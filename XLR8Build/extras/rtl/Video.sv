==> flow/design.v <==
module Video
(
	input logic clk,
	output logic vSync,
	output logic hSync,
	output logic drawArea,
	output logic [7:0] red,
	output logic [7:0] green,
	output logic [7:0] blue,
	input logic [7:0] red_on,
	input logic [7:0] red_off,
	input logic [7:0] green_on,
	input logic [7:0] green_off,
	input logic [7:0] blue_on,
	input logic [7:0] blue_off
);
const int LINES 			= 480;
const int LINES_FRONT 	= 10;
const int LINES_SYNC 	= 2;
const int LINES_BACK 	= 33;
const int LINES_ALL		= (LINES + LINES_FRONT + LINES_SYNC + LINES_BACK);
const int PIXELS 			= 650;
const int PIXELS_FRONT 	= 16;
const int PIXELS_SYNC 	= 96;
const int PIXELS_BACK 	= 48;
const int PIXELS_ALL		= (PIXELS + PIXELS_FRONT + PIXELS_SYNC + PIXELS_BACK);
logic [9:0] counterX, counterY;
always_ff@(posedge clk) 
	drawArea <= ((counterY > (LINES_SYNC + LINES_BACK)) && (counterY < (LINES_ALL - LINES_FRONT)) 
				&& (counterX > (PIXELS_SYNC + PIXELS_BACK)) && (counterX < (PIXELS_ALL - PIXELS_FRONT)));
always_ff@(posedge clk) 
	counterX <= (counterX == PIXELS_ALL) ? 1'b1 : counterX + 1'b1;
always_ff@(posedge clk) 
	if(counterX == PIXELS_ALL) 
		counterY <= (counterY == LINES_ALL) ? 1'b1 : counterY + 1'b1;
always_ff@(posedge clk) 
	hSync <= (counterX < PIXELS_SYNC);
always_ff@(posedge clk) 
	vSync <= (counterY < LINES_SYNC);
logic [2:0] index = 3'b000;
logic [2:0] rgb = 3'b000;
always_ff@(posedge clk)
	begin
		if (drawArea)
			begin
				index <= index + 1'b1;  
				if (index == 3'b111) 
					rgb <= rgb + 1'b1;
			end
		else
			begin
				rgb <= 3'b000;  
				index <= 3'b000;
			end
	end
always_ff@(posedge clk)
	begin
		if (rgb[0] == 1)
			red <= red_on;
		else
			red <= red_off;
	end
always_ff@(posedge clk)
	begin
		if (rgb[1] == 1)
			green <= green_on;
		else
			green <= green_off;
	end
always_ff@(posedge clk)
	begin
		if (rgb[2] == 1)
			blue <= blue_on;
		else
			blue <= blue_off;
	end
endmodule 
From RTL to reports: Video
What the tools print for Video, step after step.
Lines are those of the file above, counted from 1.
Cell names lack the library's common part.
{"block": "setup", "top": "Video", "clock_port": "clk", "library": "sky130hd", "lib_corner": "tt_025C_1v80"}

Word level
Source: Yosys, flattened and elaborated, memories not mapped. Widths are those after wreduce; folded enables and synchronous resets count as part of the registers. Registers that Yosys merges into a memory's read port (data or address) are not register bits. Print and check cells do not count. Equal cells are merged and count once.
{"block": "op_classes", "n_cmp": 6, "eq_ne": 3, "addsub": 4, "n_shift": 0, "div_mod_pow": 0, "n_mux": 3, "mul": 0, "bitwise": 0, "n_reduce_logical": 3}
{"block": "ops", "operator": "8-bit 2-to-1 mux", "count": 3}
{"block": "ops", "operator": "10-bit by 1-bit adder with 10-bit output (second input constant)", "count": 2}
{"block": "ops", "operator": "10-bit less-than comparator (second input constant)", "count": 2}
{"block": "ops", "operator": "10-bit equality test (second input constant)", "count": 2}
{"block": "ops", "operator": "10-bit by 2-bit less-than comparator with 1-bit output (second input constant)", "count": 1}
{"block": "ops", "operator": "10-bit by 6-bit > comparator with 1-bit output (second input constant)", "count": 1}
{"block": "ops", "operator": "10-bit by 7-bit less-than comparator with 1-bit output (second input constant)", "count": 1}
{"block": "ops", "operator": "10-bit by 8-bit > comparator with 1-bit output (second input constant)", "count": 1}
{"block": "ops", "operator": "3-bit by 1-bit adder with 3-bit output (second input constant)", "count": 2}
{"block": "ops", "operator": "1-bit logical AND", "count": 3}
{"block": "ops", "operator": "3-bit equality test (second input constant)", "count": 1}
{"block": "bits", "memories": 0, "clocked_rd_ports_x_width": 0, "elab_cells": 29, "register_bits": 53, "mem_bits_rw": 0, "inputBits": 49, "latch_bits": 0, "output_inout_bits": 27, "rom_bits": 0}

Depth
Yosys ltp: most cells in a row. Word level: on the elaborated netlist, between registers, memories and ports. Mapped: between sequential cells and ports; inverters and the memories' decode and read muxes count.
{"block": "logic_depth", "word_depth": 4, "ABC_AREA": 0, "depth_mapped": 5, "depth_no_buf": 5}

After synthesis
Source: synth_stat.txt of the flow (Yosys; design flattened, memories mapped). It holds for the ABC_AREA given above (unset counts as 0); a run with the other value may have another netlist.
{"block": "mapped", "buf_cells": 6, "mapped_area_um2": 2134.5, "cells": 181, "ffs": 53, "seqArea_um2": 1161.1}
{"block": "types", "cell_type": "dfxtp_1", "count": 43, "type_area_um2": 860.826}
{"block": "types", "cell_type": "edfxtp_1", "count": 10, "type_area_um2": 300.288}
{"block": "types", "cell_type": "mux2_2", "count": 24, "type_area_um2": 270.259}
{"block": "types", "cell_type": "ha_1", "count": 8, "type_area_um2": 100.096}
{"block": "types", "cell_type": "xnor2_1", "count": 9, "type_area_um2": 78.826}
{"block": "types", "cell_type": "xor2_1", "count": 8, "type_area_um2": 70.067}
{"block": "types", "cell_type": "nand2_1", "count": 11, "type_area_um2": 41.29}
{"block": "types", "cell_type": "nor2_1", "count": 11, "type_area_um2": 41.29}
{"block": "types", "cell_type": "and2_1", "count": 6, "type_area_um2": 37.536}
{"block": "types", "cell_type": "nand4_1", "count": 6, "type_area_um2": 37.536}
{"block": "types", "cell_type": "and3_1", "count": 4, "type_area_um2": 25.024}
{"block": "types", "cell_type": "nand3_1", "count": 5, "type_area_um2": 25.024}
{"block": "types", "cell_type": "nor2b_1", "count": 4, "type_area_um2": 25.024}
{"block": "types", "cell_type": "nor4_1", "count": 4, "type_area_um2": 25.024}
{"block": "types", "cell_type": "nor4b_4", "count": 1, "type_area_um2": 23.773}
{"block": "types", "cell_type": "nor3_1", "count": 4, "type_area_um2": 20.019}
{"block": "types", "cell_type": "clkbuf_1", "count": 5, "type_area_um2": 18.768}
{"block": "types", "cell_type": "nor3_4", "count": 1, "type_area_um2": 16.266}
Other cell types: 12; their cells: 17.

Worst setup path after synthesis
Source: OpenSTA report_checks on the synthesized netlist (no wires, ideal clock, input and output delay 20% of the period each), path of least setup slack; recovery checks are left aside. Register names are those of the netlist, which keeps one name where synthesis merged equal registers.
{"block": "synth_path", "path_type": "reg-to-reg", "from": "register counterX[6]", "to": "register counterY[0]", "path_delay_ns": 1.633, "launch_ns": 0.000, "arrival_ns": 1.259, "setup_ns": 0.374, "path_stages": 5, "period_ns": 1.62, "path_buffers": 1, "t_required_ns": 1.246, "setup_slack_ns": -0.013, "period_less_setup_slack_ns": 1.633}
"path_delay_ns" = arrival - input delay + setup time.
"path_stages" counts driving pins, that of a launching flip-flop among them; a cell with two outputs on the path counts twice.
"period_less_setup_slack_ns" is the clock period less the worst setup slack; recovery checks do not enter. This is arithmetic on one report: input and output delays are still those of the set period (20% each).
Between the ends stands the longest chain of elaborated cells between them, by number of cells; it is not shown to be the way that was timed. Of several equally long chains one is given.
A line is the first line of the expression or statement that the cell stems from. Yosys adds cells for indexed reads and writes and turns some case tables into memories.
{"block": "synth_between", "path_cell_list": "dfxtp_1 > buf_6 > nor4b_4 > nand3_2 > nor3_4", "elab_chain_cells": 1, "cells_between": 1, "classes_between": "1 x eq/ne"}
{"block": "synth_lines", "item": "start, declared", "line": 27, "source": "logic [9:0] counterX, counterY;"}
{"block": "synth_lines", "item": "start, assigned", "line": 32, "source": "counterX <= (counterX == PIXELS_ALL) ? 1'b1 : counterX + 1'b1;"}
{"block": "synth_lines", "item": "10-bit equality test", "line": 34, "source": "if(counterX == PIXELS_ALL)"}
{"block": "synth_lines", "item": "end, assigned", "line": 35, "source": "counterY <= (counterY == LINES_ALL) ? 1'b1 : counterY + 1'b1;"}
{"block": "synth_lines", "item": "end, declared", "line": 27}

Path in the finished layout
Path of least setup slack in the final report of stored run 1 (OpenROAD, finished layout, wires in). Where an end is a register, its clock arrival counts in the times.
{"block": "layout_path", "path_type": "reg-to-output", "from": "register green[3]", "to": "output green[3]", "output_delay_ns": 0.39, "arrival_ns": 1.28, "path_buffers": 1, "launch_ns": 0.37, "period_ns": 1.96, "path_stages": 2, "t_required_ns": 1.57, "setup_slack_ns": 0.28}
{"block": "layout_between", "path_cell_list": "dfxtp_1 > clkdlybuf4s50_1", "elab_chain_cells": 0, "cells_between": 0, "cone_lines": 0}
{"block": "layout_lines", "item": "start, declared", "line": 8, "source": "output logic [7:0] green,"}
{"block": "layout_lines", "item": "start, assigned", "line": 66, "source": "green <= green_on;"}
{"block": "layout_lines", "item": "start, assigned", "line": 68, "source": "green <= green_off;"}
{"block": "layout_lines", "item": "end, declared", "line": 8}

Ticket comment

Below are 2 stored runs of the flow (Yosys, OpenROAD; platform sky130hd) on Video, each with its settings and what was measured, unordered. Constraints: input delay and output delay 20% of the set period each, output load 0.01 pF.
"critical_path_time_ns": the worst setup path's part of the clock period (all of it between registers, 20% less for each end at a port) less its slack. A launch clock that arrives late makes it longer, a capture clock that arrives late makes it shorter.
"total_power_mw" rests on the timing tool's default activity at the inputs, not on a simulated workload.

{"run": "stored run 1", "settings": { "period_ns": 1.96, "CORE_UTILIZATION": 59, "SETUP_SLACK_MARGIN": 0.26, "PLACE_DENSITY_LB_ADDON": 0.23, "CELL_PAD_IN_SITES_DETAIL_PLACEMENT": 0, "TNS_END_PERCENT": 40, "CTS_CLUSTER_SIZE": 67, "CTS_CLUSTER_DIAMETER": 266, "SLEW_MARGIN": 30, "CAP_MARGIN": 20, "CORE_MARGIN": 2 }, "results": { "fin_ws_ns": 0.284, "critical_path_time_ns": 1.28, "worstPathKind": "reg-to-output", "tns_ns": 0.000, "design.die.area_um2": 4115.2, "total_power_mw": 1.819, "ws_hold_ns": 0.450, "synthArea_um2": 2134.5, "finish.stdcell_area_um2": 2992.9 }}
{"run": "stored run 2", "settings": { "period_ns": 2.92, "CORE_UTILIZATION": 58, "SETUP_SLACK_MARGIN": -0.25, "CORE_ASPECT_RATIO": 1.15, "CORE_MARGIN": 4, "CELL_PAD_IN_SITES_GLOBAL_PLACEMENT": 1, "TNS_END_PERCENT": 50, "GPL_ROUTABILITY_DRIVEN": 1, "SLEW_MARGIN": 25, "MAX_ROUTING_LAYER": "met5", "CAP_MARGIN": 20 }, "outcome": "no final report: placement broke off with GPL-0301"}
